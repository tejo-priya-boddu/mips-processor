==> flow/design.v <==
`timescale 1ns / 1ps
module pipelinedprocessor(input clk, reset);
    wire [31:0] instr, pc, reg1, reg2;
    wire [4:0] rs, rt, rd;
    wire reg_write;
    reg [31:0] reg_file [0:31];
    integer i;
    initial begin
        for (i = 0; i < 32; i = i + 1) reg_file[i] = i;
    end
    IF_Stage IF_Stage_U (clk, reset, instr, pc);
    wire [31:0] instr_ID;
    IF_ID IF_ID_U (clk, instr, instr_ID);
    ID_Stage ID_Stage_U (instr_ID, rs, rt, rd);
    assign reg1 = reg_file[rs];
    assign reg2 = reg_file[rt];
    wire [31:0] reg1_EX, reg2_EX;
    wire [4:0] rd_EX;
    wire [3:0] alu_op;
    wire mem_read, mem_write;
    ID_EX ID_EX_U (clk, reg1, reg2, rd, alu_op, mem_read, mem_write, reg1_EX, reg2_EX, rd_EX);
    wire [31:0] alu_result_EX;
    EX_Stage EX_Stage_U (reg1_EX, reg2_EX, alu_op, alu_result_EX);
    wire [31:0] alu_result_MEM;
    EX_MEM EX_MEM_U (clk, alu_result_EX, mem_read, mem_write, alu_result_MEM);
    wire [31:0] mem_data_MEM;
    MEM_Stage MEM_Stage_U (clk, mem_read, mem_write, alu_result_MEM, reg2_EX, mem_data_MEM);
    wire [31:0] mem_data_WB;
    MEM_WB MEM_WB_U (clk, mem_data_MEM, mem_data_WB);
    wire [4:0] write_reg;
    wire [31:0] write_back_data;
    WB_Stage WB_Stage_U (mem_data_WB, rd_EX, reg_write, write_reg, write_back_data);
    always @(posedge clk) begin
        if (reg_write) begin
            reg_file[write_reg] <= write_back_data;
        end
    end
endmodule
module ID_EX (
    input clk,
    input [31:0] reg1_in, reg2_in,
    input [4:0] rd_in,
    input [3:0] alu_op_in,
    input mem_read_in, mem_write_in,
    output reg [31:0] reg1_out, reg2_out,
    output reg [4:0] rd_out,
    output reg [3:0] alu_op_out,
    output reg mem_read_out, mem_write_out
);
    always @(posedge clk) begin
        reg1_out <= reg1_in;
        reg2_out <= reg2_in;
        rd_out <= rd_in;
        alu_op_out <= alu_op_in;
        mem_read_out <= mem_read_in;
        mem_write_out <= mem_write_in;
    end
endmodule
module EX_MEM (
    input clk,
    input [31:0] alu_result_in,
    input mem_read_in, mem_write_in,
    output reg [31:0] alu_result_out,
    output reg mem_read_out, mem_write_out
);
    always @(posedge clk) begin
        alu_result_out <= alu_result_in;
        mem_read_out <= mem_read_in;
        mem_write_out <= mem_write_in;
    end
endmodule
module MEM_WB (
    input clk,
    input [31:0] mem_data_in,
    output reg [31:0] mem_data_out
);
    always @(posedge clk) begin
        mem_data_out <= mem_data_in;
    end
endmodule
# [From RTL to reports: ID_EX]
# The steps from the RTL of ID_EX to its reports follow in flow order.
# Lines are those of the file above, counted from 1.
# The mark n/a stands for no value.
[inputs] top_module="ID_EX" clk_port="clk" lib="sky130hd" lib_corner="tt_025C_1v80"

# [After elaboration]
# Source: Yosys, flattened and elaborated, memories not mapped. Widths are those after wreduce; folded enables and synchronous resets count as part of the registers. Registers that Yosys merges into a memory's read port (data or address) are not register bits. Print and check cells do not count. Equal cells are merged and count once.
[word_totals] word_cells=6 in_bits=76 register_bits=75 out_inout_bits=75

# [Logic depth]
# Depth = most cells in a row (Yosys ltp): at word level without a register or memory, in the mapped netlist without a sequential cell, where the memories' decode and read muxes count.
[logic_depth] ltp_word=0 ABC_AREA=0 mapped_depth=0 depth_no_buf=0

# [Netlist]
# Source: synth_stat.txt of the flow (Yosys; design flattened, memories mapped). It holds for the ABC_AREA given above (unset counts as 0); a run with the other value may have another netlist.
# The area totals of this step are shown rounded.
[synth_totals] mapped_area_um2=1500 cells=75 flip_flops=75
[types] cell_type="sky130_fd_sc_hd__dfxtp_1" count=75

# [Timing after synthesis]
# OpenSTA on the mapped netlist: ideal clock, no wires. The path of least setup slack (recovery checks aside). Input and output delay are each 20% of the period. Register names are those of the netlist, which keeps one name where synthesis merged equal registers.
[synth_timing] path_type="reg-to-output" from="reg alu_op_out[0]" to="out alu_op_out[0]" launch_ns=0.000 t_required_ns=0.353 tclk_ns=0.441 delay_ns=0.331 arrival_time_ns=0.331 out_delay_ns=0.088 setup_slack_ns=0.022 stages=1 synth_period_reached_ns=0.419
# "delay_ns" is the arrival time less input delay plus setup time.
# A path that ends at an output port has no setup time.
# "stages": output pins that drive a net of the path, with the launching flip-flop's if there is one; two outputs of one cell count as two.
# "synth_period_reached_ns" is the clock period less the worst setup slack; recovery checks do not enter. This is arithmetic on one report: input and output delays are still those of the set period (20% each).
[synth_via] cell_sequence="sky130_fd_sc_hd__dfxtp_1" elab_chain_len=0 cells_between=0
[synth_lines] item="from (decl)" line=47 source="output reg [3:0] alu_op_out,"
[synth_lines] item="from (assign)" line=54 source="alu_op_out <= alu_op_in;"
[synth_lines] item="to (decl)" line=47

Stored flow runs of ID_EX (2 of them; Yosys, OpenROAD, sky130hd). They differ in their settings and are not a sequence. Constraints: input delay and output delay 20% of the set period each, output load 0.01 pF.

[flow] entry A: files
==> flow/run.sh <==
#!/bin/bash
# the make line also repeats the synthesis and layout settings of config.mk as NAME=value (left out here)
make -C /OpenROAD-flow-scripts/flow DESIGN_CONFIG=/design/flow/config.mk WORK_HOME=/design/flow/orfs CLKGATE_MAP_FILE= finish
==> flow/config.mk <==
export PLATFORM = sky130hd
export DESIGN_NAME = ID_EX
export DESIGN_NICKNAME = ID_EX
export VERILOG_FILES = /design/flow/design.v
export SDC_FILE = /design/flow/constraint.sdc
export NUM_CORES = 4
export LEC_CHECK = 0
export CAP_MARGIN = 20
export CELL_PAD_IN_SITES_GLOBAL_PLACEMENT = 0
export CORE_MARGIN = 10
export CORE_UTILIZATION = 68
export CTS_CLUSTER_SIZE = 58
export MAX_ROUTING_LAYER = met4
export MIN_ROUTING_LAYER = met1
export PLACE_DENSITY_LB_ADDON = 0.05
export SETUP_SLACK_MARGIN = -0.01
export SLEW_MARGIN = 20
==> flow/constraint.sdc <==
create_clock -name core_clock -period 0.308 [get_ports {clk}]
set_input_delay 0.0616 -clock core_clock [delete_from_list [all_inputs] [get_ports {clk}]]
set_output_delay 0.0616 -clock core_clock [all_outputs]
set_load 0.01 [all_outputs]

[flow] entry A: did not finish, placement stopped with FLW-0024

[flow] entry B: files
==> flow/run.sh <==
#!/bin/bash
# the make line also repeats the synthesis and layout settings of config.mk as NAME=value (left out here)
make -C /OpenROAD-flow-scripts/flow DESIGN_CONFIG=/design/flow/config.mk WORK_HOME=/design/flow/orfs CLKGATE_MAP_FILE= finish
==> flow/config.mk <==
export PLATFORM = sky130hd
export DESIGN_NAME = ID_EX
export DESIGN_NICKNAME = ID_EX
export VERILOG_FILES = /design/flow/design.v
export SDC_FILE = /design/flow/constraint.sdc
export NUM_CORES = 4
export LEC_CHECK = 0
export ABC_AREA = 1
export CAP_MARGIN = 20
export CELL_PAD_IN_SITES_GLOBAL_PLACEMENT = 0
export CORE_MARGIN = 2
export CORE_UTILIZATION = 48
export CTS_CLUSTER_SIZE = 87
export GPL_ROUTABILITY_DRIVEN = 0
export GPL_TIMING_DRIVEN = 0
export PLACE_DENSITY = 0.66
export SETUP_SLACK_MARGIN = 0.06
export SLEW_MARGIN = 20
export TNS_END_PERCENT = 80
==> flow/constraint.sdc <==
create_clock -name core_clock -period 0.375 [get_ports {clk}]
set_input_delay 0.0750 -clock core_clock [delete_from_list [all_inputs] [get_ports {clk}]]
set_output_delay 0.0750 -clock core_clock [all_outputs]
set_load 0.01 [all_outputs]

[flow] entry B: did not finish, placement stopped with DPL-0038
